==> flow/design.v <==
module lab7 (
    input logic clk,
    input logic [15:0] SW,
    output logic [15:0] LED
);
    logic [3:0] q1, q2, q3, q4, yout, y2o;
    register U1(.E_(SW[7]), .clk(clk), .D(y2o), .Q(LED[11:8]));
    assign q1 = LED[11:8];
    register U2(.E_(SW[6]), .clk(clk), .D(yout),.Q(LED[ 3:0]));
    assign q2 = LED[3:0];
    register U3(.E_(SW[5]), .clk(clk), .D(yout),.Q(LED[ 7:4]));
    assign q3 = LED[7:4];
    ram2     U4(.clk(clk), .wen(SW[0]), .addr(SW[4:1]), .din(yout), .qout(LED[15:12]));
    assign q4 = LED[15:12];
    choose2  U5(.E(SW[12]), .a(SW[11:8]), .b(yout), .y(y2o));
    choose4  U6(.E(SW[14:13]), .a(q1), .b(q2), .c(q3), .d(q4), .y(yout));
endmodule
module register(
    input logic E_, clk,
    input logic [3:0] D,
    output logic [3:0] Q, Q_
);
    always_ff @(posedge clk)
        if(~E_) begin
            Q  <=  D;
            Q_ <= ~D;
        end
        else begin
            Q  <=  Q;
            Q_ <= Q_;
        end
endmodule
module ram2 (
    input logic clk, 
    input logic wen,
    input logic [3:0] addr,
    input logic [3:0] din,
    output logic [3:0] qout
);
    logic [15:0][3:0] ram;
    for(genvar i=0; i<16; i++)
        always_ff @(posedge clk)
            if (wen && i[3:0] == addr)
                ram[i] <= din;
    assign qout = ram[addr];
endmodule
module choose2(
    input logic E,
    input logic [3:0] a, b,
    output logic [3:0] y
);
    always_comb
        if(E == 1'b0)
            y = a;
        else
            y = b;
endmodule
module choose4(
    input logic [1:0] E,
    input logic [3:0] a, b, c, d,
    output logic [3:0] y
);
    always_comb
        if(E == 2'b00)
            y = a;
        else if(E == 2'b01)
            y = b;
        else if(E == 2'b10)
            y = c;
        else
            y = d;
endmodule
* From RTL to reports: lab7
Tool output for the design above, in the order of the flow.
Line numbers count from 1 in the design file above.
Operators: Yosys type, input widths -> output width; for muxes data width and select width s.
Library cell names are shortened.
Not given: n/a
- Top :: lab7
- Clock input :: clk
- Cell library :: sky130hd
- Library corner :: tt_025C_1v80

* After elaboration
Counts by Yosys on the flattened word-level netlist (proc, flatten, opt, wreduce; memories kept). Register bits leave out memories and registers merged into their read ports (data or address); mux counts leave out enables and synchronous resets folded into registers. Print and check cells are left out. Cells with the same type and inputs are merged into one.
- Flip-flop bits (word level) :: 76
- Input bits :: 17
- Output and inout bits :: 16
- Cells after elaboration :: 59
- Equal/unequal tests :: 17
- Shift operators :: 1
- Multiplexer cells :: 4
- Reduce/logical cells :: 18
** Operator list (number)
- $shiftx 64x7->4 :: 1
- $eq 4x4->1 const A :: 8
- $logic_and 1x1->1 :: 16
- $eq 3x4->1 const A :: 4
- $mux 4 :: 4
- $eq 2x4->1 const A :: 2
- $eq 1x4->1 const A :: 1
- $logic_not 4->1 :: 1
- $eq 2x1->1 const B :: 1
- $eq 2x2->1 const B :: 1
- $logic_not 2->1 :: 1

* Logic depth
Longest topological path by Yosys (ltp), each cell counted once; first at word level (registers and memories cut), then after technology mapping (sequential cells cut; the memories' decode and read muxes count).
- Depth in word-level cells :: 5
- ABC_AREA :: 0
- Depth in mapped cells :: 7
- Gate-level depth less buffers :: 4

* Synthesis result
Yosys stat after the flow's synthesis: flattened, memories mapped to cells. It holds for the ABC_AREA given above (unset counts as 0); a run with the other value may have another netlist.
The area totals of this step are shown rounded.
- Cell count :: 216
- Chip area (Yosys) :: 0.0033 sq mm
- Area of sequential cells :: 0.0023 sq mm
- Mapped flip-flops :: 76
- Buffer cells :: 12
** Cells by type
- edfxtp_1 :: number 76, total area 2.28E+03 sq um
- mux2i_1 :: number 26, total area 260.25 sq um
- mux4_1 :: number 4, total area 105.101 sq um
- nor2_1 :: number 24, total area 90.086 sq um
- a22oi_1 :: number 9, total area 67.565 sq um
- nand3_1 :: number 11, total area 55.053 sq um
- nand2_1 :: number 10, total area 37.536 sq um
- mux2_2 :: number 3, total area 33.782 sq um
- a21oi_1 :: number 6, total area 30.029 sq um
- a41oi_1 :: number 3, total area 26.275 sq um
- nor2b_1 :: number 4, total area 25.024 sq um
- buf_6 :: number 2, total area 22.522 sq um
- buf_2 :: number 4, total area 20.019 sq um
- nor3_1 :: number 4, total area 20.019 sq um
- nand4_1 :: number 3, total area 18.768 sq um
- or3b_2 :: number 2, total area 17.517 sq um
- a41oi_2 :: number 1, total area 16.266 sq um
- buf_8 :: number 1, total area 15.014 sq um
Other cell types: 15; their cells: 23.
The figures by module come from a second, unflattened synthesis with its own total; it is not the netlist above.
- Cell total of the unflattened synthesis :: 176
- Area (unflattened synthesis) :: 0.0035 sq mm
Each row is one instance without its submodules.
** By module
- ram2 :: instances 1, cells 129, area 0.0026 sq mm, sequential area 0.0019 sq mm
- register :: instances 3, cells 13, area 0.00026 sq mm, sequential area 0.00024 sq mm
- (name not given) :: instances 1, cells 4, area 0.00011 sq mm, sequential area 0 sq mm
- (name not given) :: instances 1, cells 4, area 0.000045 sq mm, sequential area 0 sq mm
- lab7 :: instances 1, cells 0, area 0 sq mm, sequential area 0 sq mm

* Path before layout
OpenSTA on the mapped netlist: ideal clock, no wires. The path of least setup slack (recovery checks aside). Input and output delay are each 20% of the period. Register names are those of the netlist, which keeps one name where synthesis merged equal registers.
- Path type :: input -> register
- Start point :: input port SW[1]
- End point :: register U2.Q[3]
- Clock period :: 2.04 ns
- External input delay :: 0.408 ns
- Library setup time :: 0.366 ns
- Launch time at the first pin :: 0.408 ns
- Arrival time :: 1.669 ns
- Data required time :: 1.674 ns
- Slack :: 0.005 ns
- Delay of the path :: 1.627 ns
- Driving pins on the path :: 5
- Buffers on the path :: 1
- Synthesis period reached :: 2.035 ns
"delay of the path" = arrival - input delay + setup time.
"driving pins on the path" counts driving pins, that of a launching flip-flop among them; a cell with two outputs on the path counts twice.
"synthesis period reached" is the clock period less the worst setup slack; recovery checks do not enter. This is arithmetic on one report: input and output delays are still those of the set period (20% each).
Between the ends stands the longest chain of elaborated cells between them, by number of cells; it is not shown to be the way that was timed. Of several equally long chains one is given.
Each line given opens the expression or statement behind the cell; cells for indexed reads and writes are added by Yosys, which also makes memories of some case tables.
- Cell sequence :: buf_6 -> mux4_1 -> mux2_2 -> nand3_2 -> nand3_1
- Cells in the longest elaborated chain :: 4
- Elaborated cells between the ends (all ways) :: 4
- Source lines of those cells :: 4
- Classes of those cells :: 1 x shift; 3 x mux
** RTL lines, path post-synthesis
- from (decl) :: RTL line 3 : input logic [15:0] SW,
- $shiftx 64x7->4 :: RTL line 45 : assign qout = ram[addr];
- $mux 4 :: RTL line 68 : else if(E == 2'b10)
- $mux 4 :: RTL line 66 : else if(E == 2'b01)
- $mux 4 :: RTL line 64 : if(E == 2'b00)
- to (assign) :: RTL line 25 : Q  <=  D;
- to (assign) :: RTL line 29 : Q  <=  Q;
- to (decl) :: RTL line 21 : output logic [3:0] Q, Q_

* Timing after layout
From the final timing report of stored run 2: the path of least setup slack in the routed layout; clock arrival at registers is part of the times.
- Path type :: input -> output
- Start point :: input port SW[4]
- End point :: output port LED[14]
- Clock period :: 2.56 ns
- External input delay :: 0.51 ns
- Output delay :: 0.51 ns
- Launch time at the first pin :: 0.51 ns
- Arrival time :: 2.04 ns
- Data required time :: 2.05 ns
- Slack :: 0.01 ns
- Driving pins on the path :: 7
- Buffers on the path :: 3
Between the ends stands the longest chain of elaborated cells between them, by number of cells; it is not shown to be the way that was timed. Of several equally long chains one is given.
- Cell sequence :: clkdlybuf4s15_2 -> buf_4 -> mux2_2 -> o2bb2a_1 -> nand3_1 -> o21ai_0 -> dlygate4sd2_1
- Cells in the longest elaborated chain :: 1
- Elaborated cells between the ends (all ways) :: 1
- Source lines of those cells :: 1
- Classes of those cells :: 1 x shift
** RTL lines, path post-layout
- from (decl) :: RTL line 3 : input logic [15:0] SW,
- $shiftx 64x7->4 :: RTL line 45 : assign qout = ram[addr];
- to (decl) :: RTL line 4 : output logic [15:0] LED

Subject: lab7 on sky130hd, stored results

Hello all,

Top module lab7; platform sky130hd; tools Yosys and OpenROAD; 2 stored runs in no particular order. Input and output delays are each 20% of the period that was set; the output load is 0.01 pF.
"clock period achieved" = clock period - worst setup slack. The figure is calculated, with input and output delays left at 20% of the set period.
"time of the worst setup path": the worst setup path's part of the clock period (all of it between registers, 20% less for each end at a port) less its slack. A launch clock that arrives late makes it longer, a capture clock that arrives late makes it shorter.
By "total power of the final layout" is meant OpenSTA's value without simulated activity: inputs other than the clock are taken to toggle once in ten clock periods, and the tool carries that through the logic.
The measured numbers are rounded.

** Stored run 1
- Settings :: period_ns=1.72; CORE_UTILIZATION=61; PLACE_DENSITY_LB_ADDON=0.02; CORE_MARGIN=7; CELL_PAD_IN_SITES_DETAIL_PLACEMENT=2; MIN_ROUTING_LAYER=met1; MAX_ROUTING_LAYER=met5; CAP_MARGIN=20; SLEW_MARGIN=20
- Outcome :: did not finish, placement stopped with DPL-0033

** Stored run 2
- Settings :: period_ns=2.56; SETUP_SLACK_MARGIN=-0.1; CAP_MARGIN=20; CORE_MARGIN=2; CORE_UTILIZATION=40; SLEW_MARGIN=20
- Setup slack of the worst path :: 0.008 ns
- Total power of the final layout :: 0.0028 W
- Standard-cell area after routing :: 0.0042 sq mm
- Die size :: 0.009 sq mm
- Utilization :: 52 %
- Clock period achieved :: 2.552 ns
- Time of the worst setup path :: 1.53 ns
- Worst path kind :: input -> output
- Total negative setup slack :: 0.000 ns
- Post-synthesis cell area :: 0.0033 sq mm
- Worst hold slack :: 0.69 ns

Thanks
